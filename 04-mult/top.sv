==> flow/design.v <==
module FA1(a, b, cin, sum, cout);
  input  a, b, cin;
  output sum, cout;
  assign sum  = ((~cin) & a & (~b)) | ((~cin) & (~a) & b ) | (cin & (~a) & (~b)) | (cin & a & b); 
  assign cout = ((~cin) & a & b) | ((cin) & (~a) & b ) | (cin & (a) & (~b)) | (cin & a & b);
endmodule  
module FA32(a, b, cin, sum, cout);
  input  [31:0] a, b;
  input  cin;
  output [31:0] sum;
  output cout;
	logic c1, c2, c3, c4, c5, c6, c7, c8, c9, c10, c11, c12, c13, c14, c15, c16, c17, c18, c19, c20, c21, c22, c23, c24, c25, c26, c27, c28, c29, c30, c31;
	FA1 fa1(a[0], b[0], cin, sum[0], c1),
    fa2(a[1], b[1], c1, sum[1], c2),
    fa3(a[2], b[2], c2, sum[2], c3),
    fa4(a[3], b[3], c3, sum[3], c4),
    fa5(a[4], b[4], c4, sum[4], c5),
    fa6(a[5], b[5], c5, sum[5], c6),
    fa7(a[6], b[6], c6, sum[6], c7),
    fa8(a[7], b[7], c7, sum[7], c8),
    fa9(a[8], b[8], c8, sum[8], c9),
    fa10(a[9], b[9], c9, sum[9], c10),
    fa11(a[10], b[10], c10, sum[10], c11),
    fa12(a[11], b[11], c11, sum[11], c12),
    fa13(a[12], b[12], c12, sum[12], c13),
    fa14(a[13], b[13], c13, sum[13], c14),
    fa15(a[14], b[14], c14, sum[14], c15),
    fa16(a[15], b[15], c15, sum[15], c16),
	fa17(a[16], b[16], c16, sum[16], c17),
    fa18(a[17], b[17], c17, sum[17], c18),
    fa19(a[18], b[18], c18, sum[18], c19),
    fa20(a[19], b[19], c19, sum[19], c20),
    fa21(a[20], b[20], c20, sum[20], c21),
    fa22(a[21], b[21], c21, sum[21], c22),
    fa23(a[22], b[22], c22, sum[22], c23),
    fa24(a[23], b[23], c23, sum[23], c24),
    fa25(a[24], b[24], c24, sum[24], c25),
    fa26(a[25], b[25], c25, sum[25], c26),
    fa27(a[26], b[26], c26, sum[26], c27),
	fa28(a[27], b[27], c27, sum[27], c28),
    fa29(a[28], b[28], c28, sum[28], c29),
    fa30(a[29], b[29], c29, sum[29], c30),
    fa31(a[30], b[30], c30, sum[30], c31),
    fa32(a[31], b[31], c31, sum[31], cout);
endmodule  
module top(clk, start, a, b, ready, result);
  input  start, clk;
  input  [15:0] a, b;
  output wire ready;
  output wire [31:0] result;
  logic carry_in, carry_out;
  logic [31:0] partial_sum;
  logic [31:0] reg_a;
  wire  [31:0] reg_a_inp;
  logic [15:0] reg_b;
  wire  [31:0] reg_b_inp;
  wire  [31:0] fa32_in_a, fa32_in_b, fa32_out;
  logic [4:0] counter;
  logic now_rdy;
  assign reg_a_inp = start ? a : reg_a;
  assign reg_b_inp = start ? b : reg_b;
  assign fa32_in_a = partial_sum;
  assign fa32_in_b = (reg_b_inp[0]) ? reg_a_inp: 0;
  FA32 adder(
    .a(fa32_in_a),
    .b(fa32_in_b),
    .cin(carry_in),
    .sum(fa32_out),
	.cout(carry_out));
  always_ff @(posedge clk) begin
	if (start == 1 && !counter) begin
		counter <= 0;
		reg_a <= a;
		reg_b <= b;
		partial_sum <= 0;
	end
	else if (start == 0 && counter >= 0 && counter < 32) begin
    	partial_sum <= fa32_out;
		counter <= counter + 1;
		reg_a <= reg_a << 1;
		reg_b <= reg_b >> 1;
	end
	if (counter == 31) begin
		now_rdy <= 1;
	end
  end
  assign result = ready ? partial_sum: 0;
  assign ready = now_rdy;
endmodule  
Reports on top

Tool output for the design above, in the order of the flow.
Lines are those of the file above, counted from 1.
Operators: Yosys type, input widths -> output width; for muxes data width and select width s.
Library cell names are shortened.
The mark n/a stands for no value.

Top: top
Clock: clk
Library: sky130hd
Library corner: tt_025C_1v80

Elaborated design

Yosys after proc, flatten, opt, wreduce and memory -nomap, before mapping. Memory bits, and registers merged into a memory's read port (data or address), are not among the register bits. Print and check cells are not counted. Equal cells are merged and count once.

Elaborated cells: 655
Output and inout bits: 33
Bits of input ports: 34
Register bits: 85

Magnitude comparators: 2
Bitwise operators: 635
Add/sub/neg operators: 1
Reduce/logical cells: 5
Muxes and demuxes: 7

Operators with widths:

| operator            | number |
| $and 1x1->1         | 349 |
| $or 1x1->1          | 189 |
| $not 1->1           | 97 |
| $mux 32             | 2 |
| $mux 16             | 4 |
| $lt 5x6->1 const B  | 1 |
| $add 5x1->5 const B | 1 |
| $ge 5x1->1 const B  | 1 |
| $logic_not 5->1     | 1 |
| $logic_and 1x1->1   | 3 |
| $reduce_bool 2->1   | 1 |
| $mux 1              | 1 |

Logic depth

Yosys ltp: most cells in a row. Word level: on the elaborated netlist, between registers, memories and ports. Mapped: between sequential cells and ports; inverters and the memories' decode and read muxes count.

Word-level depth: 192
ABC_AREA: 0
Depth in mapped cells: 30
Depth with buffers taken out: 26

Mapped cells and area

The flow's flattened synthesis, as Yosys stat reports it; memories are mapped. The netlist is that of the ABC_AREA named above (0 if unset); the other value can give another one.

Buffers: 63
Sequential area: 0.0020019 mm^2
Flip-flops: 84
Cell area after synthesis: 0.0050799 mm^2
Standard cells after synthesis: 561

Cells by type:

| cell     | number | total area (um^2) |
| dfxtp_1  | 52     | 1.04E+03 |
| edfxtp_1 | 32     | 960.922 |
| mux2_2   | 30     | 337.824 |
| xnor2_1  | 29     | 253.994 |
| buf_4    | 33     | 247.738 |
| nand2_1  | 50     | 187.68 |
| o21ai_0  | 37     | 185.178 |
| o22ai_1  | 26     | 162.656 |
| inv_1    | 34     | 127.622 |
| fa_1     | 6      | 120.115 |
| a21oi_1  | 22     | 110.106 |
| nor2_1   | 29     | 108.854 |
| xor2_1   | 10     | 87.584 |
| clkbuf_1 | 23     | 86.333 |
| maj3_1   | 8      | 80.077 |
| nand3_1  | 15     | 75.072 |
| o211ai_1 | 10     | 75.072 |
| and3_1   | 10     | 62.56 |

Other cell types: 47; their cells: 105.
By module: a second synthesis without flattening, with its own total; a netlist apart from the flattened one above.

Cell total of the unflattened synthesis: 287
Area (unflattened synthesis): 0.0039951 mm^2

Each row is one instance without its submodules.

Modules:

| module | area (mm^2) | cells | times used | sequential area (mm^2) |
| top    | 0.0033545   | 255   | 1          | 0.0020219 |
| FA1    | 0.00002     | 1     | 32         | 0 |
| FA32   | 0           | 0     | 1          | 0 |

Worst setup path after synthesis

Path of least setup slack by OpenSTA after synthesis, without wires, with an ideal clock, recovery checks aside; 20% of the period is set as input and as output delay. Where synthesis merged equal registers, the netlist keeps one of their names.

Path kind: input port to flip-flop
Start point: in start
End point: reg partial_sum[31]
Input delay: 1.656 ns
Path buffers: 3
Path slack: 0.062 ns
Driving pins on the path: 27
Launch time at the first pin: 1.656 ns
Data required time: 8.160 ns
Library setup time: 0.120 ns
Clock period: 8.28 ns
Delay of the path: 6.562 ns
Arrival time: 8.098 ns
Period reached after synthesis: 8.218 ns

"delay of the path" = arrival - input delay + setup time.
"driving pins on the path" counts driving pins, that of a launching flip-flop among them; a cell with two outputs on the path counts twice.
"period reached after synthesis" is the clock period less the worst setup slack; recovery checks do not enter. This is arithmetic on one report: input and output delays are still those of the set period (20% each).
The rows between start and end are the longest chain of elaborated cells between them; the timing report does not say that the signal goes this way. Where chains are equally long, one stands for them.
A line is the first line of the expression or statement that the cell stems from. Yosys adds cells for indexed reads and writes and turns some case tables into memories.

Cell sequence: buf_2 buf_2 clkbuf_1 o21ai_0 ha_1 o21ai_0 a2bb2oi_1 fa_1 fa_1 fa_1 fa_1 fa_1 inv_1 fa_1 and4_1 a311oi_1 or3_1 a211o_1 o21a_1 o21a_1 o31a_1 o2111a_2 o211ai_1 nand4_1 and4_1 o31a_1 mux2i_1
Length of the longest elaborated chain: 192
Elaborated cells between the ends (all ways): 388
Classes of those cells: 3 x mux; 382 x logic; 3 x reduce/logical

Ends and longest elaborated chain, post-synthesis:

| element                  | line | RTL |
| start, declared          | 47   | `input  start, clk;` |
| $mux 32                  | 60   | `assign reg_a_inp = start ? a : reg_a;` |
| $mux 32                  | 63   | `assign fa32_in_b = (reg_b_inp[0]) ? reg_a_inp: 0;` |
| $and 1x1->1              | 5    | `assign cout = ((~cin) & a & b) \| ((cin) & (~a) & b ) \| (cin & (a) & (~b)) \| (cin & a & b);` |
| $or 1x1->1 (3 in a row)  | 5    |  |
| $not 1->1                | 5    |  |
| $and 1x1->1 (2 in a row) | 5    |  |
| $or 1x1->1 (3 in a row)  | 5    |  |
| (+165 left out)          | n/a  |  |
| $or 1x1->1 (3 in a row)  | 5    |  |
| $not 1->1                | 5    |  |
| $and 1x1->1 (2 in a row) | 5    |  |
| $or 1x1->1 (3 in a row)  | 5    |  |
| $not 1->1                | 4    | `assign sum  = ((~cin) & a & (~b)) \| ((~cin) & (~a) & b ) \| (cin & (~a) & (~b)) \| (cin & a & b);` |
| $and 1x1->1 (2 in a row) | 4    |  |
| $or 1x1->1 (3 in a row)  | 4    |  |
| end, assigned            | 75   | `partial_sum <= 0;` |
| end, assigned            | 78   | `partial_sum <= fa32_out;` |
| end, declared            | 52   | `logic [31:0] partial_sum;` |

Timing after layout

Path of least setup slack in the final report of entry A (OpenROAD, finished layout, wires in). Where an end is a register, its clock arrival counts in the times.

Path kind: input port to flip-flop
Start point: in start
End point: reg partial_sum[31]
Launch time at the first pin: 2.26 ns
Input delay: 2.26 ns
Driving pins on the path: 25
Data required time: 11.52 ns
Arrival time: 9.32 ns
Path slack: 2.20 ns
Library setup time: 0.11 ns
Clock period: 11.3 ns
Path buffers: 1

The rows between start and end are the longest chain of elaborated cells between them; the timing report does not say that the signal goes this way. Where chains are equally long, one stands for them.

Cell sequence: buf_2 o21ai_0 ha_1 o21ai_0 a2bb2oi_1 fa_1 fa_1 fa_1 fa_1 fa_1 inv_1 fa_1 and4_1 a311oi_1 or3_1 a211o_1 o21ai_1 a31o_1 nand4_1 a211o_1 o211ai_1 nand4_1 and4_1 o31a_1 mux2i_1
Length of the longest elaborated chain: 192
Elaborated cells between the ends (all ways): 388
Classes of those cells: 3 x mux; 382 x logic; 3 x reduce/logical

Ends and longest elaborated chain, post-layout:

| element                  | line | RTL |
| start, declared          | 47   | `input  start, clk;` |
| $mux 32                  | 60   | `assign reg_a_inp = start ? a : reg_a;` |
| $mux 32                  | 63   | `assign fa32_in_b = (reg_b_inp[0]) ? reg_a_inp: 0;` |
| $and 1x1->1              | 5    | `assign cout = ((~cin) & a & b) \| ((cin) & (~a) & b ) \| (cin & (a) & (~b)) \| (cin & a & b);` |
| $or 1x1->1 (3 in a row)  | 5    |  |
| $not 1->1                | 5    |  |
| $and 1x1->1 (2 in a row) | 5    |  |
| $or 1x1->1 (3 in a row)  | 5    |  |
| (+165 left out)          | n/a  |  |
| $or 1x1->1 (3 in a row)  | 5    |  |
| $not 1->1                | 5    |  |
| $and 1x1->1 (2 in a row) | 5    |  |
| $or 1x1->1 (3 in a row)  | 5    |  |
| $not 1->1                | 4    | `assign sum  = ((~cin) & a & (~b)) \| ((~cin) & (~a) & b ) \| (cin & (~a) & (~b)) \| (cin & a & b);` |
| $and 1x1->1 (2 in a row) | 4    |  |
| $or 1x1->1 (3 in a row)  | 4    |  |
| end, assigned            | 75   | `partial_sum <= 0;` |
| end, assigned            | 78   | `partial_sum <= fa32_out;` |
| end, declared            | 52   | `logic [31:0] partial_sum;` |

Wiki page: top / flow data

Settings and measured results of 2 stored flow runs for module top (sky130hd), not sorted in any way. The constraints put input and output delay at 20% of the set period each and load the outputs with 0.01 pF.
"period achieved": clock period set for the run, less the worst setup slack. It is reckoned from that one timing run; input and output delays stay at 20% of the period that was set.
By "allowed time less slack (worst setup path)" is meant the share of the clock period that the worst setup path is allowed (20% is reserved at inputs, 20% at outputs), minus its slack. Clock arrival times at its registers enter into it.
"total power of the final layout" rests on the timing tool's default activity at the inputs, not on a simulated workload.

## Entry A

==> flow/run.sh <==
#!/bin/bash
# the make line also repeats the synthesis and layout settings of config.mk as NAME=value (left out here)
make -C /OpenROAD-flow-scripts/flow DESIGN_CONFIG=/design/flow/config.mk WORK_HOME=/design/flow/orfs CLKGATE_MAP_FILE= finish
==> flow/config.mk <==
export PLATFORM = sky130hd
export DESIGN_NAME = top
export DESIGN_NICKNAME = top
export VERILOG_FILES = /design/flow/design.v
export SDC_FILE = /design/flow/constraint.sdc
export NUM_CORES = 4
export LEC_CHECK = 0
export CAP_MARGIN = 10
export CORE_ASPECT_RATIO = 0.54
export CORE_MARGIN = 10
export CORE_UTILIZATION = 36
export CTS_CLUSTER_DIAMETER = 53
export CTS_CLUSTER_SIZE = 14
export GPL_ROUTABILITY_DRIVEN = 0
export GPL_TIMING_DRIVEN = 1
export MAX_ROUTING_LAYER = met5
export PLACE_DENSITY = 0.5
export SETUP_SLACK_MARGIN = -0.78
export SLEW_MARGIN = 20
==> flow/constraint.sdc <==
create_clock -name core_clock -period 11.3 [get_ports {clk}]
set_input_delay 2.2600 -clock core_clock [delete_from_list [all_inputs] [get_ports {clk}]]
set_output_delay 2.2600 -clock core_clock [all_outputs]
set_load 0.01 [all_outputs]

| result of entry A | value |
|---|---|
| standard-cell area of the final layout | 0.0059082 mm^2 |
| total negative slack on setup checks | 0.000 ns |
| setup slack of the worst path | 2.201 ns |
| final worst hold slack | 0.462 ns |
| allowed time less slack (worst setup path) | 6.84 ns |
| worst setup path kind | input port to flip-flop |
| chip area after synthesis (Yosys) | 0.0050799 mm^2 |
| die outline area | 0.0194892 mm^2 |
| total power of the final layout | 1.485 mW |
| period achieved | 9.099 ns |

## Entry B

==> flow/run.sh <==
#!/bin/bash
# the make line also repeats the synthesis and layout settings of config.mk as NAME=value (left out here)
make -C /OpenROAD-flow-scripts/flow DESIGN_CONFIG=/design/flow/config.mk WORK_HOME=/design/flow/orfs CLKGATE_MAP_FILE= finish
==> flow/config.mk <==
export PLATFORM = sky130hd
export DESIGN_NAME = top
export DESIGN_NICKNAME = top
export VERILOG_FILES = /design/flow/design.v
export SDC_FILE = /design/flow/constraint.sdc
export NUM_CORES = 4
export LEC_CHECK = 0
export ABC_AREA = 0
export CAP_MARGIN = 35
export CELL_PAD_IN_SITES_DETAIL_PLACEMENT = 1
export CORE_ASPECT_RATIO = 0.78
export CORE_MARGIN = 2
export CORE_UTILIZATION = 55
export CTS_CLUSTER_DIAMETER = 209
export CTS_CLUSTER_SIZE = 52
export MAX_ROUTING_LAYER = met4
export PLACE_DENSITY_LB_ADDON = 0.08
export SETUP_SLACK_MARGIN = 0.46
export SLEW_MARGIN = 30
==> flow/constraint.sdc <==
create_clock -name core_clock -period 12.5 [get_ports {clk}]
set_input_delay 2.5000 -clock core_clock [delete_from_list [all_inputs] [get_ports {clk}]]
set_output_delay 2.5000 -clock core_clock [all_outputs]
set_load 0.01 [all_outputs]

| result of entry B | value |
|---|---|
| standard-cell area of the final layout | 0.0058756 mm^2 |
| total negative slack on setup checks | 0.000 ns |
| setup slack of the worst path | 2.215 ns |
| final worst hold slack | 0.521 ns |
| allowed time less slack (worst setup path) | 7.78 ns |
| worst setup path kind | input port to flip-flop |
| chip area after synthesis (Yosys) | 0.0050799 mm^2 |
| die outline area | 0.0100264 mm^2 |
| total power of the final layout | 1.430 mW |
| period achieved | 10.285 ns |
